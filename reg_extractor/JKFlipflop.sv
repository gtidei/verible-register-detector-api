==> flow/design.v <==
`timescale 1ns/1ns
module JKFlipflop(input logic [31:0] J, input logic [31:0] K,
                  input logic clk, input logic reset, output logic [31:0] q);
  logic [31:0] w;
  assign w=(J&~q)|(~K&q);
  D_Flipflop dff(w,clk,reset,q);
endmodule
module D_Flipflop(input logic [31:0] Din, input logic clk,
                  input logic reset, output logic [31:0] q);
    always_ff@(posedge clk or posedge reset) begin
      if(reset)
        q<='0;
      else
        q<=Din;
    end
endmodule
# == Tool chain data of JKFlipflop ==
# What the tools print for JKFlipflop, step after step.
# Line numbers count from 1 in the design file above.
# Not given: --
# inputs
top_module,JKFlipflop
clk_port,clk
cell_library,sky130hd
lib_corner,tt_025C_1v80

# == Elaborated design ==
# Counts by Yosys on the flattened word-level netlist (proc, flatten, opt, wreduce; memories kept). Register bits leave out memories and registers merged into their read ports (data or address); mux counts leave out enables and synchronous resets folded into registers. Print and check cells are left out. Cells with the same type and inputs are merged into one.
# bits
latch_bits,0
in_bits,66
clocked_rd_ports_x_width,0
romBits,0
reg_bits,32
mem_count,0
out_inout_bits,32
mem_bits_rw,0
# classes
n_mul,0
addsub,0
shifts,0
muxes,0
logic,5
equal,0
n_reduce_logical,0
div_mod_pow,0
compare,0
# op_table
cell,count
32-bit AND,2
32-bit inverter,2
32-bit OR,1

# == Logic depth ==
# Yosys ltp: most cells in a row. Word level: on the elaborated netlist, between registers, memories and ports. Mapped: between sequential cells and ports; inverters and the memories' decode and read muxes count.
# depth
ltp_word,3
abc_area,1
depth_mapped,3
depth_no_buf,3

# == After synthesis ==
# The flow's flattened synthesis, as Yosys stat reports it; memories are mapped. The netlist is that of the ABC_AREA named above (0 if unset); the other value can give another one.
# mapped
buffers,0
stdcells,193
area_um2,1405.1
flip_flops,32
# by_type
type,count,type_area_um2
sky130_fd_sc_hd__dfrtp_1,32,800.768
sky130_fd_sc_hd__nand2_1,96,360.346
sky130_fd_sc_hd__inv_1,65,243.984

# == Worst setup path after synthesis ==
# Path of least setup slack by OpenSTA after synthesis, without wires, with an ideal clock, recovery checks aside; 20% of the period is set as input and as output delay. Where synthesis merged equal registers, the netlist keeps one of their names.
# synth_timing
kind,reg-to-reg
start,reg dff.q[0]
end,reg dff.q[0]
setup_slack_ns,0.346
tclk_ns,0.979
driving_pins,3
t_first_pin_ns,0.000
t_required_ns,0.863
delay_ns,0.632
setup_time_ns,0.116
t_arrival_ns,0.516
period_less_setup_slack_ns,0.633
# "delay_ns" is the arrival time less input delay plus setup time.
# "driving_pins" counts driving pins, that of a launching flip-flop among them; a cell with two outputs on the path counts twice.
# "period_less_setup_slack_ns" is the clock period less the worst setup slack; recovery checks do not enter. This is arithmetic on one report: input and output delays are still those of the set period (20% each).
# Between the ends stands the longest chain of elaborated cells between them, by number of cells; it is not shown to be the way that was timed. Of several equally long chains one is given.
# Each line given opens the expression or statement behind the cell; cells for indexed reads and writes are added by Yosys, which also makes memories of some case tables.
# synth_via
cell_sequence,sky130_fd_sc_hd__dfrtp_1 > sky130_fd_sc_hd__nand2_1 > sky130_fd_sc_hd__nand2_1
elab_chain_len,3
cells_between,4
lines_between,1
# synth_lines
item,line,text
from (decl),9,"input logic reset, output logic [31:0] q);"
from (assign),12,q<='0;
from (assign),14,q<=Din;
32-bit inverter,5,assign w=(J&~q)|(~K&q);
32-bit AND,5,
32-bit OR,5,
to (assign),12,
to (assign),14,
to (decl),9,

# == Worst path after layout ==
# From the final timing report of job 2: the path of least setup slack in the routed layout; clock arrival at registers is part of the times.
# layout_timing
kind,reg-to-output
start,reg dff.q[15]
end,out q[15]
tclk_ns,0.503
driving_pins,2
output_delay_ns,0.10
t_first_pin_ns,0.28
setup_slack_ns,-0.43
t_arrival_ns,0.83
t_required_ns,0.40
# layout_via
cell_sequence,sky130_fd_sc_hd__dfrtp_1 > sky130_fd_sc_hd__buf_2
elab_chain_len,0
cells_between,0
lines_between,0
# layout_lines
item,line,text
from (decl),9,"input logic reset, output logic [31:0] q);"
from (assign),12,q<='0;
from (assign),14,q<=Din;
to (decl),3,"input logic clk, input logic reset, output logic [31:0] q);"

# Record of 2 stored runs of the RTL-to-layout flow on JKFlipflop, platform sky130hd. The runs are unordered. Constraints: input delay and output delay 20% of the set period each, output load 0.01 pF.
# "achieved_period_ns" means the clock period less the worst setup slack. The figure is calculated, with input and output delays left at 20% of the set period.
# "worst_path_allowed_less_slack_ns" is the time allowed to the run's worst setup path (the clock period less input and output delay, where it has them) less its slack. Clock arrival times count: a late capture clock shortens it, a late launch clock lengthens it.
# By "total_power_w" is meant OpenSTA's value without simulated activity: inputs other than the clock are taken to toggle once in ten clock periods, and the tool carries that through the logic.
# Settings: - = not set for that run.
# A result given as - is not shown for that run.
stored run,period_ns,CORE_UTILIZATION,SETUP_SLACK_MARGIN,PLACE_DENSITY_LB_ADDON,CORE_MARGIN,GPL_TIMING_DRIVEN,MIN_ROUTING_LAYER,MAX_ROUTING_LAYER,CAP_MARGIN,SLEW_MARGIN,CELL_PAD_IN_SITES_GLOBAL_PLACEMENT,ABC_AREA,GPL_ROUTABILITY_DRIVEN,CTS_CLUSTER_SIZE,CTS_CLUSTER_DIAMETER,final_cell_area_um2,final_die_area_um2,achieved_period_ns,total_power_w,fin_util_pct,synth_chip_area_um2,worst_path_allowed_less_slack_ns,worstPathKind,total_negative_slack_ns,worstSetupSlack_ns
job 1,0.567,58,0.02,0.25,2,0,met2,met4,20,20,-,-,-,-,-,-,-,-,-,-,-,-,-,-,-
job 2,0.503,16,-0.04,0.27,5,-,-,-,0,10,0,1,1,60,335,3000.4,10755.8,0.930,0.008325,34.7,1405.1,0.83,reg-to-output,-19.332,-0.427
# Job 1: not finished: placement ended with error FLW-0024
